==> flow/design.v <==
module matrix
(
	input	wire			rst_n,
	input	wire			clk,
	output	reg				r0,
	output	reg				g0,
	output	reg				b0,
	output	reg				r1,
	output	reg				g1,
	output	reg				b1,
	output	reg		[3:0]	a,
	output	reg				blank,
	output	reg				sclk,
	output	reg				latch
);
localparam WAIT = 0,
		   BLANK = 1,
		   LATCH = 2,
		   UNBLANK = 3,
		   READ = 4,
		   SHIFT1 = 5,
		   SHIFT2 = 6;
reg [2:0] state = 0;
reg [10:0] timer = 0;
reg [3:0] delay;
reg [3:0] rd_row=0;
reg [1:0] rd_bit=0;
reg [5:0] rd_col=0;
wire [9:0] rd_addr;
wire [23:0] rd_data;
wire [3:0] rd_r1, rd_g1, rd_b1, rd_r0, rd_g0, rd_b0;
wire rd_r1_bit, rd_g1_bit, rd_b1_bit, rd_r0_bit, rd_g0_bit, rd_b0_bit;
assign rd_r1 = 4'ha;  
assign rd_g1 = 4'h5; 
assign rd_b1 = 4'ha; 
assign rd_r0 = 4'h5; 
assign rd_g0 = 4'ha; 
assign rd_b0 = 4'h5; 
assign rd_r1_bit = rd_r1[rd_bit];
assign rd_g1_bit = rd_g1[rd_bit];
assign rd_b1_bit = rd_b1[rd_bit];
assign rd_r0_bit = rd_r0[rd_bit];
assign rd_g0_bit = rd_g0[rd_bit];
assign rd_b0_bit = rd_b0[rd_bit];
always @ (posedge clk or negedge rst_n)
begin
	if (!rst_n)
	begin
		r0 <= 0;
		g0 <= 0;
		b0 <= 0;
		r1 <= 0;
		g1 <= 0;
		b1 <= 0;
		a <= 0;
		blank <= 1;
		sclk <= 0;
		latch <= 0;
		state <= READ;
		timer <= 0;
		delay <= 0;
		rd_row <= 0;
		rd_bit <= 0;
		rd_col <= 0;
	end
	else
	begin
		r0 <= rd_r0_bit;
		g0 <= rd_g0_bit;
		b0 <= rd_b0_bit;
		r1 <= rd_r1_bit;
		g1 <= rd_g1_bit;
		b1 <= rd_b1_bit;
		if (timer == 0)
		begin
			case (rd_bit)
				0: timer <= 191;
				1: timer <= 383;
				2: timer <= 767;
				3: timer <= 1535;
			endcase
		end
		else
		begin
			timer <= timer - 1;
		end
		case (state)
			WAIT: begin
				sclk <= 0;
				if (timer == 0)
				begin
					blank <= 1;
					delay <= 8;
					state <= BLANK;
				end
			end
			BLANK: begin
				if (delay == 0)
				begin
					latch <= 1;
					delay <= 8;
					state <= LATCH;
					a <= rd_row;
				end
				else
				begin
					delay <= delay - 1;
				end
			end
			LATCH: begin
				if (delay == 0)
				begin
					blank <= 0;
					latch <= 0;
					state <= UNBLANK;
				end
				else
				begin
					delay <= delay - 1;
				end
			end
			UNBLANK: begin
				if (rd_bit == 3)
				begin
					rd_bit <= 0;
					if (rd_row == 15)
					begin
						rd_row <= 0;
					end
					else
					begin
						rd_row <= rd_row + 1;
					end
				end
				else
				begin
					rd_bit <= rd_bit + 1;
				end
				rd_col <= 0;
				state <= READ;
			end
			READ: begin
				state <= SHIFT1;
				sclk <= 0;
			end
			SHIFT1: begin
				r0 <= rd_r0_bit;
				g0 <= rd_g0_bit;
				b0 <= rd_b0_bit;
				r1 <= rd_r1_bit;
				g1 <= rd_g1_bit;
				b1 <= rd_b1_bit;
				state <= SHIFT2;
			end
			SHIFT2: begin
				sclk <= 1;
				if (rd_col == 63)
				begin
					rd_col <= 0;
					state <= WAIT;
				end
				else
				begin
					rd_col <= rd_col + 1;
					state <= READ;
				end
			end
		endcase
	end
end
endmodule
## From RTL to reports: matrix

Tool output for the design above, in the order of the flow.
Lines are those of the file above, counted from 1.
Cell names lack the library's common part.
A cell with - has no value.

| inputs | value |
|---|---|
| design top | matrix |
| clock | clk |
| standard-cell library | sky130hd |
| timing corner | tt_025C_1v80 |

## Word level

Yosys after proc, flatten, opt, wreduce and memory -nomap, before mapping. Memory bits, and registers merged into a memory's read port (data or address), are not among the register bits. Print and check cells are not counted. Equal cells are merged and count once.

| storage and ports | value |
|---|---|
| bits in registers | 39 |
| input bits | 2 |

| cells by class | value |
|---|---|
| add/subtract/negate cells | 5 |
| equal/unequal tests | 15 |
| shift-type cells | 2 |
| mux-type cells | 21 |
| reduce/logical cells | 17 |

Operator list:

| kind | number |
|---|---|
| 11-bit case mux with 4-bit select | 1 |
| 3-bit case mux with 7-bit select | 1 |
| 4-bit 2-to-1 mux | 4 |
| 6-bit case mux with 2-bit select | 1 |
| 4-bit case mux with 3-bit select | 1 |
| 3-bit 2-to-1 mux | 4 |
| 11-bit by 1-bit subtractor with 11-bit output with constant B | 1 |
| 11-bit logical NOT | 1 |
| 11-bit 2-to-1 mux | 1 |
| 3-bit == test with constant B | 3 |
| 3-bit AND reduction | 3 |
| 2-bit inequality test with constant B | 4 |
| 2-bit nonzero test | 4 |
| 4-bit by 2-bit indexed select with 1-bit output with constant A | 2 |
| 7-bit nonzero test | 1 |
| 3-bit by 2-bit == test with 1-bit output with constant B | 2 |
| 6-bit by 1-bit adder with 6-bit output with constant B | 1 |
| 6-bit == test with constant B | 1 |
| 6-bit 2-to-1 mux | 1 |
| 1-bit case mux with 2-bit select | 3 |
| 2-bit == test with constant B | 2 |
| 2-bit AND reduction | 2 |
| 4-bit by 1-bit adder with 4-bit output with constant B | 1 |
| 4-bit by 1-bit subtractor with 4-bit output with constant B | 1 |
| 4-bit == test with constant B | 1 |
| 4-bit logical NOT | 1 |
| 4-bit AND reduction | 1 |
| 3-bit by 1-bit == test with 1-bit output with constant B | 1 |

Not listed: further kinds 8, cells in them 10.

## Longest topological paths

Longest topological path by Yosys (ltp), each cell counted once; first at word level (registers and memories cut), then after technology mapping (sequential cells cut; the memories' decode and read muxes count).

| logic depth | value |
|---|---|
| depth in word-level cells | 3 |
| ABC_AREA | 1 |
| gate-level depth with buffers | 10 |
| depth with buffers taken out | 9 |

## After synthesis

Source: synth_stat.txt of the flow (Yosys; design flattened, memories mapped). It holds for the ABC_AREA given above (unset counts as 0); a run with the other value may have another netlist.

Cell types:

| type | number | total area (um^2) |
|---|---|---|
| dfrtp_1 | 37 | 925.888 |
| nand2_1 | 66 | 247.738 |
| ha_1 | 13 | 162.656 |
| inv_1 | 30 | 112.608 |
| nand3_1 | 19 | 95.091 |
| nor2_1 | 25 | 93.84 |
| o21ai_0 | 18 | 90.086 |
| dfstp_2 | 2 | 52.55 |
| xor2_1 | 6 | 52.55 |
| a21oi_1 | 7 | 35.034 |
| buf_4 | 4 | 30.029 |
| nand2_4 | 2 | 22.522 |
| nor2_4 | 2 | 22.522 |
| nor2_2 | 3 | 18.768 |
| nand3_4 | 1 | 17.517 |
| xnor2_1 | 2 | 17.517 |
| nor3_1 | 3 | 15.014 |
| nand4_1 | 2 | 12.512 |

Other cell types: 14; their cells: 17.

| mapped netlist | value |
|---|---|
| mapped cells | 259 |
| mapped area | 0.0021396 mm^2 |
| sequential area | 0.0009784 mm^2 |
| flip-flops | 39 |
| buffer cells | 5 |

## Path before layout

Source: OpenSTA report_checks on the synthesized netlist (no wires, ideal clock, input and output delay 20% of the period each), path of least setup slack; recovery checks are left aside. Register names are those of the netlist, which keeps one name where synthesis merged equal registers.

| timing post-synthesis | value |
|---|---|
| path type | register to register |
| start | register timer[0] |
| end | register timer[10] |
| period | 3.21 ns |
| time at the first pin | 0.000 ns |
| arrival time | 1.267 ns |
| setup slack | 1.826 ns |
| path delay | 1.384 ns |
| stages on the path | 9 |
| synthesis period reached | 1.384 ns |

"path delay" is the arrival time less input delay plus setup time.
"stages on the path": output pins that drive a net of the path, with the launching flip-flop's if there is one; two outputs of one cell count as two.
"synthesis period reached" is the clock period less the worst setup slack; recovery checks do not enter. This is arithmetic on one report: input and output delays are still those of the set period (20% each).
The rows between start and end are the longest chain of elaborated cells between them; the timing report does not say that the signal goes this way. Where chains are equally long, one stands for them.
Each line given opens the expression or statement behind the cell; cells for indexed reads and writes are added by Yosys, which also makes memories of some case tables.
At most two assigning lines are given for a register; there are more.

| on the way, post-synthesis | value |
|---|---|
| cells stage by stage | dfrtp_1 > inv_1 > ha_1 > nand2_1 > nor2_1 > nand2_1 > xor2_1 > nand2_1 > nand2_1 |
| length of the longest elaborated chain | 2 |
| elaborated cells between the ends (all ways) | 3 |
| those cells by class | add/sub (1); mux (1); reduce/logical (1) |

Ends and longest elaborated chain, post-synthesis:

| what | line | source |
|---|---|---|
| start: declaration | 24 | `reg [10:0] timer = 0;` |
| start: assignment | 60 | `timer <= 0;` |
| start: assignment | 85 | `timer <= timer - 1;` |
| 11-bit by 1-bit subtractor with 11-bit output | 85 |  |
| 11-bit 2-to-1 mux | 74 | `if (timer == 0)` |
| end: assignment | 77 | `0: timer <= 191;` |
| end: assignment | 85 |  |
| end: declaration | 24 |  |

## Path in the finished layout

Path of least setup slack in the final report of run 1 (OpenROAD, finished layout, wires in). Where an end is a register, its clock arrival counts in the times.

| timing after layout | value |
|---|---|
| path type | register to output |
| start | register latch |
| end | output latch |
| period | 2.24 ns |
| time at the first pin | 0.28 ns |
| arrival time | 1.20 ns |
| setup slack | 0.59 ns |
| stages on the path | 2 |

At most two assigning lines are given for a register; there are more.

| on the way, after layout | value |
|---|---|
| cells stage by stage | dfrtp_1 > clkdlybuf4s50_1 |
| length of the longest elaborated chain | 0 |
| elaborated cells between the ends (all ways) | 0 |

Ends and longest elaborated chain, after layout:

| what | line | source |
|---|---|---|
| start: declaration | 14 | `output reg latch` |
| start: assignment | 58 | `latch <= 0;` |
| start: assignment | 100 | `latch <= 1;` |
| end: declaration | 14 |  |

Add stored flow runs of matrix

Design matrix on sky130hd. What follows are 2 stored runs of the flow, each under its own settings; their order means nothing. The constraints put input and output delay at 20% of the set period each and load the outputs with 0.01 pF.
By "achieved clock period" is meant the clock period of the run minus its worst setup slack. This is arithmetic on one report: input and output delays are still those of the set period (20% each).
By "allowed time less slack (worst setup path)" is meant the share of the clock period that the worst setup path is allowed (20% is reserved at inputs, 20% at outputs), minus its slack. Clock arrival times at its registers enter into it.
By "total power of the final layout" is meant OpenSTA's value without simulated activity: inputs other than the clock are taken to toggle once in ten clock periods, and the tool carries that through the logic.
A setting shown as -- is not set for that run.

| run name | period_ns | CORE_UTILIZATION | SETUP_SLACK_MARGIN | PLACE_DENSITY | CELL_PAD_IN_SITES_DETAIL_PLACEMENT | TNS_END_PERCENT | ABC_AREA | SLEW_MARGIN | MAX_ROUTING_LAYER | CAP_MARGIN | CORE_MARGIN | PLACE_DENSITY_LB_ADDON | CORE_ASPECT_RATIO | GPL_TIMING_DRIVEN | die size (mm^2) | achieved clock period (ns) | lowest setup slack (ns) | Yosys chip area after synthesis (mm^2) | total power of the final layout (mW) | allowed time less slack (worst setup path) (ns) | critical path type | utilization of the finished layout (%) |
|---|---|---|---|---|---|---|---|---|---|---|---|---|---|---|---|---|---|---|---|---|---|---|
| run 1 | 2.24 | 17 | 0.58 | 0.85 | 0 | 30 | 1 | 0 | met4 | 20 | 2 | -- | -- | -- | 0.013499 | 1.651 | 0.589 | 0.0021396 | 1.522 | 1.20 | register to output | 21.6 |
| run 2 | 1.35 | 45 | 0.13 | -- | 1 | -- | 0 | 20 | met5 | 10 | 3 | 0.11 | 1.78 | 1 | 0.0055343 | 1.826 | -0.476 | 0.0020908 | 1.999 | 1.83 | register to register | 75.6 |
