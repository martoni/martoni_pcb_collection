==> flow/design.v <==
module hub75_driver (
    input wire clk,            
    input wire rst,            
    output reg [2:0] addr,     
    output reg oe,             
    output reg latch,          
    output reg clk_out,        
    output reg r0, g0, b0,     
    output reg r1, g1, b1,      
    output GLM_LED1,
    output GLM_LED2,
    output GLM_LED3,
    output GLM_LED4
);
    assign GLM_LED1=1'b1;
    assign GLM_LED2=1'b0;
    assign GLM_LED3=1'b1;
    assign GLM_LED4=1'b0;
    reg [4:0] row_counter = 0;  
    reg [4:0] col_counter = 0;  
    reg [15:0] pixel_data;      
    always @(posedge clk or posedge rst) begin
        if (rst) begin
            row_counter <= 0;
            col_counter <= 0;
            addr <= 3'b000;
            oe <= 1;
            latch <= 0;
            clk_out <= 0;
        end else begin
            if (col_counter < 31) begin
                col_counter <= col_counter + 1;
                clk_out <= ~clk_out;  
            end else begin
                col_counter <= 0;
                oe <= 1;          
                latch <= 1;       
                if (row_counter < 31) begin
                    row_counter <= row_counter + 1;
                end else begin
                    row_counter <= 0;
                end
                addr <= row_counter[2:0];  
                oe <= 0;           
                latch <= 0;
            end
        end
    end
    always @(*) begin
        pixel_data = (row_counter[0]) ? 16'hF800 : 16'h07E0;  
        r0 = pixel_data[15];
        g0 = pixel_data[10];
        b0 = pixel_data[5];
        r1 = pixel_data[14];
        g1 = pixel_data[9];
        b1 = pixel_data[4];
    end
endmodule
# Tool chain data of hub75_driver
# Tool output for the design above, in the order of the flow.
# Line numbers count from 1 in the design file above.
# Operators: Yosys type, input widths -> output width; for muxes data width and select width s.
# Not given: --
# setup
design	hub75_driver
clock	clk
lib	sky130hd
pvt_corner	tt_025C_1v80

# Elaborated design
# Yosys after proc, flatten, opt, wreduce and memory -nomap, before mapping. Memory bits, and registers merged into a memory's read port (data or address), are not among the register bits. Print and check cells are not counted. Equal cells are merged and count once.
# op_classes
logic	1
mux	3
compare	2
addsub	2
# op_table
operator	count
$mux 16	1
$add 5x1->5 const B	2
$lt 5x5->1 const B	2
$mux 5	2
$not 1->1	1
# bits
output_inout_bits	16
register_bits	15
in_bits	2

# Longest topological paths
# Depth = most cells in a row (Yosys ltp): at word level without a register or memory, in the mapped netlist without a sequential cell, where the memories' decode and read muxes count.
# depth
depth_word	2
abc_area	1
mapped_depth	7
ltp_nobuf	7

# Mapped cells and area
# The flow's flattened synthesis, as Yosys stat reports it; memories are mapped. The netlist is that of the ABC_AREA named above (0 if unset); the other value can give another one.
# The area totals of this step are shown rounded.
# by_type
cell_type	count	area_total_um2
sky130_fd_sc_hd__dfrtp_1	14	350.336
sky130_fd_sc_hd__nand2_1	21	78.826
sky130_fd_sc_hd__buf_4	9	67.565
sky130_fd_sc_hd__inv_1	9	33.782
sky130_fd_sc_hd__dfstp_2	1	26.275
sky130_fd_sc_hd__nor2_1	7	26.275
sky130_fd_sc_hd__xor2_1	3	26.275
sky130_fd_sc_hd__ha_1	2	25.024
sky130_fd_sc_hd__nand2_2	3	18.768
sky130_fd_sc_hd__o21ai_2	2	17.517
sky130_fd_sc_hd__xnor2_1	2	17.517
sky130_fd_sc_hd__nor3_4	1	16.266
sky130_fd_sc_hd__xor2_2	1	16.266
sky130_fd_sc_hd__buf_6	1	11.261
sky130_fd_sc_hd__nor2_4	1	11.261
sky130_fd_sc_hd__nand3_1	2	10.01
sky130_fd_sc_hd__conb_1	2	7.507
sky130_fd_sc_hd__a21oi_1	1	5.005
# Not listed: further types 2, cells in them 2.
# mapped
synth_area_um2	775.7
seq_area_um2	376.6
flip_flops	15
cells	84
buf_cells	10

# Timing after synthesis
# Path of least setup slack by OpenSTA after synthesis, without wires, with an ideal clock, recovery checks aside; 20% of the period is set as input and as output delay. Where synthesis merged equal registers, the netlist keeps one of their names.
# synth_timing
path_kind	reg2out
start	register row_counter[0]
end	output port g0
arrival_ns	0.816
delay_ns	0.816
setup_slack_ns	1.216
out_delay_ns	0.508
period_ns	2.54
t_required_ns	2.032
stages	3
t_first_pin_ns	0.000
period_less_setup_slack_ns	1.324
# "delay_ns" = arrival - input delay + setup time.
# At an output port there is no setup time.
# "stages": output pins that drive a net of the path, with the launching flip-flop's if there is one; two outputs of one cell count as two.
# "period_less_setup_slack_ns" = period - worst setup slack (recovery checks aside). The figure is calculated, with input and output delays left at 20% of the set period.
# Between the ends stands the longest chain of elaborated cells between them, by number of cells; it is not shown to be the way that was timed. Of several equally long chains one is given.
# A line is the first line of the expression or statement that the cell stems from. Yosys adds cells for indexed reads and writes and turns some case tables into memories.
# At most two assigning lines are given for a register; there are more.
# synth_via
cell_sequence	sky130_fd_sc_hd__dfrtp_1 -> sky130_fd_sc_hd__inv_1 -> sky130_fd_sc_hd__buf_4
elab_chain_len	1
cells_between	1
lines_between	1
# synth_rtl
item	line	rtl
from (decl)	19	reg [4:0] row_counter = 0;
from (assign)	24	row_counter <= 0;
from (assign)	39	row_counter <= row_counter + 1;
$mux 16	50	pixel_data = (row_counter[0]) ? 16'hF800 : 16'h07E0;
to (decl)	8	output reg r0, g0, b0,
# Some nets on the timed path still bear RTL names; the line given drives or declares the net.
# synth_named_nets
net	line
b0	50

# Worst path after layout
# From the final timing report of flow run 1: the path of least setup slack in the routed layout; clock arrival at registers is part of the times.
# layout_timing
path_kind	reg2out
start	register oe
end	output port oe
setup_slack_ns	-0.17
stages	2
period_ns	0.97
t_first_pin_ns	0.29
arrival_ns	0.95
out_delay_ns	0.19
t_required_ns	0.78
# At most two assigning lines are given for a register; there are more.
# layout_via
cell_sequence	sky130_fd_sc_hd__dfstp_2 -> sky130_fd_sc_hd__buf_6
elab_chain_len	0
cells_between	0
lines_between	0
# layout_rtl
item	line	rtl
from (decl)	5	output reg oe,
from (assign)	27	oe <= 1;
from (assign)	36	oe <= 1;
to (decl)	5

# Measured data: module hub75_driver, platform sky130hd, 2 stored runs of the flow under differing settings, order arbitrary. Input and output delays are each 20% of the period that was set; the output load is 0.01 pF.
# "timing.achieved_period_ns" = clock period - worst setup slack. The figure is calculated, with input and output delays left at 20% of the set period.
# "worst_path_ns": the worst setup path's part of the clock period (all of it between registers, 20% less for each end at a port) less its slack. A launch clock that arrives late makes it longer, a capture clock that arrives late makes it shorter.
# "power.total_uw" is the tool's figure for a default switching activity; nothing was simulated.
# Values from the reports are rounded here.
# Among the settings, -- means not set for that run.
# Results: -- = not shown.
setting or result,flow run 1,flow run 2
period_ns,0.97,1.22
CORE_UTILIZATION,28,63
SETUP_SLACK_MARGIN,0.26,0.14
PLACE_DENSITY_LB_ADDON,0.07,--
CORE_MARGIN,10,2
ABC_AREA,1,--
GPL_ROUTABILITY_DRIVEN,0,--
CTS_CLUSTER_DIAMETER,399,206
CAP_MARGIN,40,35
MIN_ROUTING_LAYER,met2,met2
SLEW_MARGIN,20,20
PLACE_DENSITY,--,0.95
TNS_END_PERCENT,--,60
GPL_TIMING_DRIVEN,--,1
CTS_CLUSTER_SIZE,--,12
MAX_ROUTING_LAYER,--,met4
setup_tns_ns,-2.250,--
power.total_uw,1037,--
final_util_pct,44.6,--
cell_area_final_um2,1210,--
fin_ws_ns,-0.174,--
synthArea_um2,775.7,--
die_um2,5276,--
worst_path_ns,0.95,--
critical_path_kind,reg2out,--
timing.achieved_period_ns,1.144,--
# Flow run 2: no final report: routing broke off with DPL-0033
